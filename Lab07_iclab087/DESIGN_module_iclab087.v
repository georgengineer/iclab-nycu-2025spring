==> flow/design.v <==
module CLK_1_MODULE (
    clk,
    rst_n,
    in_valid,
    seed_in,
    out_idle,
    out_valid,
    seed_out,
    clk1_handshake_flag1,
    clk1_handshake_flag2,
    clk1_handshake_flag3,
    clk1_handshake_flag4
);
input clk;
input rst_n;
input in_valid;
input [31:0] seed_in;
input out_idle;
output reg out_valid;
output reg [31:0] seed_out;
input clk1_handshake_flag1;
input clk1_handshake_flag2;
output clk1_handshake_flag3;
output clk1_handshake_flag4;
always @(posedge clk or negedge rst_n) begin
	if (!rst_n) begin
		seed_out  <= 0;
		out_valid <= 0;
	end
	else begin
		seed_out  <= (in_valid && out_idle)? seed_in : seed_out;
		out_valid <= (in_valid && out_idle);
	end
end
endmodule
module CLK_2_MODULE (
    clk,
    rst_n,
    in_valid,
    fifo_full,
    seed,
    out_valid,
    rand_num,
    busy,
    handshake_clk2_flag1,
    handshake_clk2_flag2,
    handshake_clk2_flag3,
    handshake_clk2_flag4,
    clk2_fifo_flag1,
    clk2_fifo_flag2,
    clk2_fifo_flag3,
    clk2_fifo_flag4
);
input clk;
input rst_n;
input in_valid;
input fifo_full;
input [31:0] seed;
output reg out_valid;
output [31:0] rand_num;
output reg busy;
input handshake_clk2_flag1;
input handshake_clk2_flag2;
output handshake_clk2_flag3;
output handshake_clk2_flag4;
input clk2_fifo_flag1;
input clk2_fifo_flag2;
output clk2_fifo_flag3;
output clk2_fifo_flag4;
parameter IDLE = 2'd0;
parameter LOAD_SEED = 2'd1;
parameter GENERATING = 2'd2;
reg [1:0] current_state, next_state;
reg [31:0] mid_result, next_mid_result;
reg [31:0] rand_result;
function [31:0] xorshift;
    input [31:0] x;
    begin
        x = x ^ (x << 13);
        x = x ^ (x >> 17);
        x = x ^ (x << 5);
        xorshift = x;
    end
endfunction
always @ (posedge clk or negedge rst_n) begin
    if (!rst_n)
        current_state <= IDLE;
    else
        current_state <= next_state;
end
always @ (*) begin
    next_state = current_state;
    case (current_state)
        IDLE:         if (in_valid)        next_state = LOAD_SEED;
        LOAD_SEED:                         next_state = GENERATING;
        GENERATING:   if (clk2_fifo_flag1) next_state = IDLE;
    endcase
end
always @ (posedge clk or negedge rst_n) begin
    if (!rst_n)
        mid_result <= 32'd0;
    else
        mid_result <= next_mid_result;
end
always @ (*) begin
    next_mid_result = mid_result;
    case (current_state)
        LOAD_SEED:   next_mid_result = seed;
        GENERATING:    if (!fifo_full)
                        next_mid_result = xorshift(mid_result);
    endcase
end
assign rand_num = xorshift(mid_result);
always @ (*) begin
    if (current_state == GENERATING && !fifo_full) begin
        busy = 1;
        out_valid = 1;
    end 
	else begin
        busy = 0;
        out_valid = 0;
    end
end
endmodule
module CLK_3_MODULE (
    clk,
    rst_n,
    fifo_empty,
    fifo_rdata,
    fifo_rinc,
    out_valid,
    rand_num,
    fifo_clk3_flag1,
    fifo_clk3_flag2,
    fifo_clk3_flag3,
    fifo_clk3_flag4
);
input clk;
input rst_n;
input fifo_empty;
input [31:0] fifo_rdata;
output fifo_rinc;
output reg out_valid;
output reg [31:0] rand_num;
input fifo_clk3_flag1;
input fifo_clk3_flag2;
input fifo_clk3_flag3;
input fifo_clk3_flag4;
reg [8:0] counter;
assign fifo_rinc = ~fifo_empty;
always @ (posedge clk or negedge rst_n) begin
    if (!rst_n)
        counter <= 9'd0;
    else begin
        case (fifo_clk3_flag2)
            1'b1: begin
                if (counter < 9'd256)
                    counter <= counter + 9'd1;
                else
                    counter <= 9'd0;
            end
            default: counter <= 9'd0;
        endcase
    end
end
always @ (posedge clk or negedge rst_n) begin
    if (!rst_n)
        out_valid <= 1'b0;
    else begin
        out_valid <= (fifo_clk3_flag2 && counter < 9'd256);
    end
end
always @ (posedge clk or negedge rst_n) begin
    if (!rst_n)
        rand_num <= 32'd0;
    else begin
        case (fifo_clk3_flag2)
            1'b1: begin
                if (counter < 9'd256)
                    rand_num <= fifo_rdata;
                else
                    rand_num <= 32'd0;
            end
            default: rand_num <= 32'd0;
        endcase
    end
end
endmodule
---- Tool chain data of CLK_2_MODULE ----
What the tools print for CLK_2_MODULE, step after step.
Lines are those of the file above, counted from 1.
Operators: Yosys type, input widths -> output width; for muxes data width and select width s.
Library cell names are shortened.
The mark n/a stands for no value.
inputs
  top module .............................. CLK_2_MODULE
  clock port .............................. clk
  library ................................. sky130hd
  library corner .......................... tt_025C_1v80

---- After elaboration ----
Source: Yosys, flattened and elaborated, memories not mapped. Widths are those after wreduce. Registers that Yosys merges into a memory's read port (data or address) are not register bits. Print and check cells do not count. Equal cells are merged and count once.
bit counts
  flip-flop bits (word level) ............. 34
  input bits .............................. 40
  output and inout bits ................... 38
  word-level cells ........................ 23
cells by class
  equal/unequal tests ..................... 5
  muxes and demuxes ....................... 6
  bitwise gates (word level) .............. 3
  reduce/logical cells .................... 7
operators by type and width
  operator            count
  $xor 32x32->32      2
  $pmux 32 s2         1
  $xor 32x15->32      1
  $mux 32             1
  $ne 2x2->1 const B  3
  $pmux 2 s3          1
  $mux 2              2
  $reduce_and 3->1    1
  $reduce_bool 3->1   1
  $eq 2x1->1 const B  1
  $eq 2x2->1 const B  1
  $logic_not 2->1     1
  $reduce_and 2->1    1
  $reduce_bool 2->1   1
  $logic_and 1x1->1   1
  $logic_not 1->1     1
  $mux 1              1

---- Longest topological paths ----
Longest topological path by Yosys (ltp), each cell counted once; first at word level (registers and memories cut), then after technology mapping (sequential cells cut; the memories' decode and read muxes count).
depth
  depth in word-level cells ............... 5
  ABC_AREA ................................ 0
  mapped depth ............................ 6
  depth with buffers taken out ............ 4

---- Mapped cells and area ----
Source: synth_stat.txt of the flow (Yosys; design flattened, memories mapped). It holds for the ABC_AREA given above (unset counts as 0); a run with the other value may have another netlist.
synthesis totals
  mapped cells ............................ 237
  synthesis area .......................... 2656.3 µm²
  sequential area ......................... 877.1 µm²
  mapped flip-flops ....................... 35
  buffers ................................. 25
cells by type
  type      count  total area (µm²)
  dfrtp_1   34     850.816
  xnor3_1   12     270.259
  xnor2_1   27     236.477
  xor3_1    7      166.41
  o21a_1    18     135.13
  a221o_1   10     100.096
  xor2_1    11     96.342
  a211o_1   8      70.067
  and2_1    10     62.56
  xnor2_2   3      48.797
  o21ai_0   9      45.043
  or3_1     7      43.792
  buf_2     8      40.038
  a211oi_1  5      37.536
  buf_4     5      37.536
  nor2b_1   6      37.536
  clkbuf_1  9      33.782
  xor2_2    2      32.531
Other cell types: 19; their cells: 46.

---- Timing after synthesis ----
Path of least setup slack by OpenSTA after synthesis, without wires, with an ideal clock, recovery checks aside; 20% of the period is set as input and as output delay. Where synthesis merged equal registers, the netlist keeps one of their names.
path post-synthesis
  kind .................................... reg-to-output
  start point ............................. reg mid_result[18]
  end point ............................... out rand_num[14]
  clock period ............................ 1.56 ns
  output delay ............................ 0.312 ns
  time at the first pin ................... 0.000 ns
  data arrival time ....................... 1.333 ns
  required time ........................... 1.248 ns
  path slack .............................. -0.085 ns
  delay of the path ....................... 1.333 ns
  stages .................................. 4
  buffers on the path ..................... 0
  synthesis period reached ................ 1.645 ns
"delay of the path" = arrival - input delay + setup time.
At an output port there is no setup time.
"stages" counts driving pins, that of a launching flip-flop among them; a cell with two outputs on the path counts twice.
"synthesis period reached" is the clock period less the worst setup slack; recovery checks do not enter. This is arithmetic on one report: input and output delays are still those of the set period (20% each).
The rows between start and end are the longest chain of elaborated cells between them; the timing report does not say that the signal goes this way. Where chains are equally long, one stands for them.
A line is the first line of the expression or statement that the cell stems from. Yosys adds cells for indexed reads and writes and turns some case tables into memories.
between the ends, post-synthesis
  cells stage by stage .................... dfrtp_1 -> xnor2_1 -> xor3_1 -> inv_1
  length of the longest elaborated chain .. 3
  elaborated cells between the ends (all ways) .. 3
  source lines of those cells ............. 3
  those cells by class .................... 3 x logic
ends and longest elaborated chain, post-synthesis
  element          line  source
  start, declared  74    reg [31:0] mid_result, next_mid_result;
  start, assigned  101   mid_result <= 32'd0;
  start, assigned  103   mid_result <= next_mid_result;
  $xor 32x32->32   79    x = x ^ (x << 13);
  $xor 32x15->32   80    x = x ^ (x >> 17);
  $xor 32x32->32   81    x = x ^ (x << 5);
  end, declared    60    output [31:0] rand_num;

---- Timing after layout ----
Path of least setup slack in the final report of record 1 (OpenROAD, finished layout, wires in). Where an end is a register, its clock arrival counts in the times.
path after layout
  kind .................................... reg-to-output
  start point ............................. reg mid_result[4]
  end point ............................... out rand_num[9]
  clock period ............................ 1.68 ns
  output delay ............................ 0.34 ns
  time at the first pin ................... 0.28 ns
  data arrival time ....................... 1.66 ns
  required time ........................... 1.34 ns
  path slack .............................. -0.31 ns
  stages .................................. 6
  buffers on the path ..................... 3
The rows between start and end are the longest chain of elaborated cells between them; the timing report does not say that the signal goes this way. Where chains are equally long, one stands for them.
between the ends, after layout
  cells stage by stage .................... dfrtp_2 -> buf_6 -> xor3_2 -> buf_6 -> xnor2_4 -> buf_6
  length of the longest elaborated chain .. 3
  elaborated cells between the ends (all ways) .. 3
  source lines of those cells ............. 3
  those cells by class .................... 3 x logic
ends and longest elaborated chain, after layout
  element          line  source
  start, declared  74    reg [31:0] mid_result, next_mid_result;
  start, assigned  101   mid_result <= 32'd0;
  start, assigned  103   mid_result <= next_mid_result;
  $xor 32x32->32   79    x = x ^ (x << 13);
  $xor 32x15->32   80    x = x ^ (x >> 17);
  $xor 32x32->32   81    x = x ^ (x << 5);
  end, declared    60    output [31:0] rand_num;

Top module CLK_2_MODULE; platform sky130hd; tools Yosys and OpenROAD; 2 stored runs in no particular order. Input and output delays are each 20% of the period that was set; the output load is 0.01 pF.
"achieved clock period (ns)": clock period set for the run, less the worst setup slack. It is reckoned from that one timing run; input and output delays stay at 20% of the period that was set.
By "worst setup path time (ns)" is meant the share of the clock period that the worst setup path is allowed (20% is reserved at inputs, 20% at outputs), minus its slack. Clock arrival times at its registers enter into it.

Flow files of record 1
==> flow/run.sh <==
#!/bin/bash
# the make line also repeats the synthesis and layout settings of config.mk as NAME=value (left out here)
make -C /OpenROAD-flow-scripts/flow DESIGN_CONFIG=/design/flow/config.mk WORK_HOME=/design/flow/orfs CLKGATE_MAP_FILE= finish
==> flow/config.mk <==
export PLATFORM = sky130hd
export DESIGN_NAME = CLK_2_MODULE
export DESIGN_NICKNAME = CLK_2_MODULE
export VERILOG_FILES = /design/flow/design.v
export SDC_FILE = /design/flow/constraint.sdc
export NUM_CORES = 4
export LEC_CHECK = 0
export CAP_MARGIN = 20
export CORE_MARGIN = 2
export CORE_UTILIZATION = 40
export SETUP_SLACK_MARGIN = 0.21
export SLEW_MARGIN = 20
==> flow/constraint.sdc <==
create_clock -name core_clock -period 1.68 [get_ports {clk}]
set_input_delay 0.3360 -clock core_clock [delete_from_list [all_inputs] [get_ports {clk}]]
set_output_delay 0.3360 -clock core_clock [all_outputs]
set_load 0.01 [all_outputs]

report of record 1
yosys chip area after synthesis (um^2): 2656.3
finish__design__die__area: 7308.5
finish__design__instance__area__stdcell: 4991.0
finish__design__instance__utilization: 0.7815
finish__timing__setup__ws: -0.312
finish__timing__setup__tns: -7.291
finish__timing__hold__ws: 0.419
achieved clock period (ns): 1.992
worst setup path time (ns): 1.66
worst setup path kind: reg-to-output

Flow files of record 2
==> flow/run.sh <==
#!/bin/bash
# the make line also repeats the synthesis and layout settings of config.mk as NAME=value (left out here)
make -C /OpenROAD-flow-scripts/flow DESIGN_CONFIG=/design/flow/config.mk WORK_HOME=/design/flow/orfs CLKGATE_MAP_FILE= finish
==> flow/config.mk <==
export PLATFORM = sky130hd
export DESIGN_NAME = CLK_2_MODULE
export DESIGN_NICKNAME = CLK_2_MODULE
export VERILOG_FILES = /design/flow/design.v
export SDC_FILE = /design/flow/constraint.sdc
export NUM_CORES = 4
export LEC_CHECK = 0
export CAP_MARGIN = 10
export CELL_PAD_IN_SITES_DETAIL_PLACEMENT = 0
export CORE_MARGIN = 10
export CORE_UTILIZATION = 21
export CTS_CLUSTER_DIAMETER = 78
export GPL_TIMING_DRIVEN = 0
export MAX_ROUTING_LAYER = met5
export PLACE_DENSITY = 0.66
export SETUP_SLACK_MARGIN = 0.05
export SLEW_MARGIN = 20
==> flow/constraint.sdc <==
create_clock -name core_clock -period 2.25 [get_ports {clk}]
set_input_delay 0.4500 -clock core_clock [delete_from_list [all_inputs] [get_ports {clk}]]
set_output_delay 0.4500 -clock core_clock [all_outputs]
set_load 0.01 [all_outputs]

report of record 2
yosys chip area after synthesis (um^2): 2656.3
finish__design__die__area: 17547.0
finish__design__instance__area__stdcell: 4184.0
finish__design__instance__utilization: 0.3343
finish__timing__setup__ws: 0.101
finish__timing__setup__tns: 0.000
finish__timing__hold__ws: 0.116
achieved clock period (ns): 2.149
worst setup path time (ns): 1.70
worst setup path kind: reg-to-output
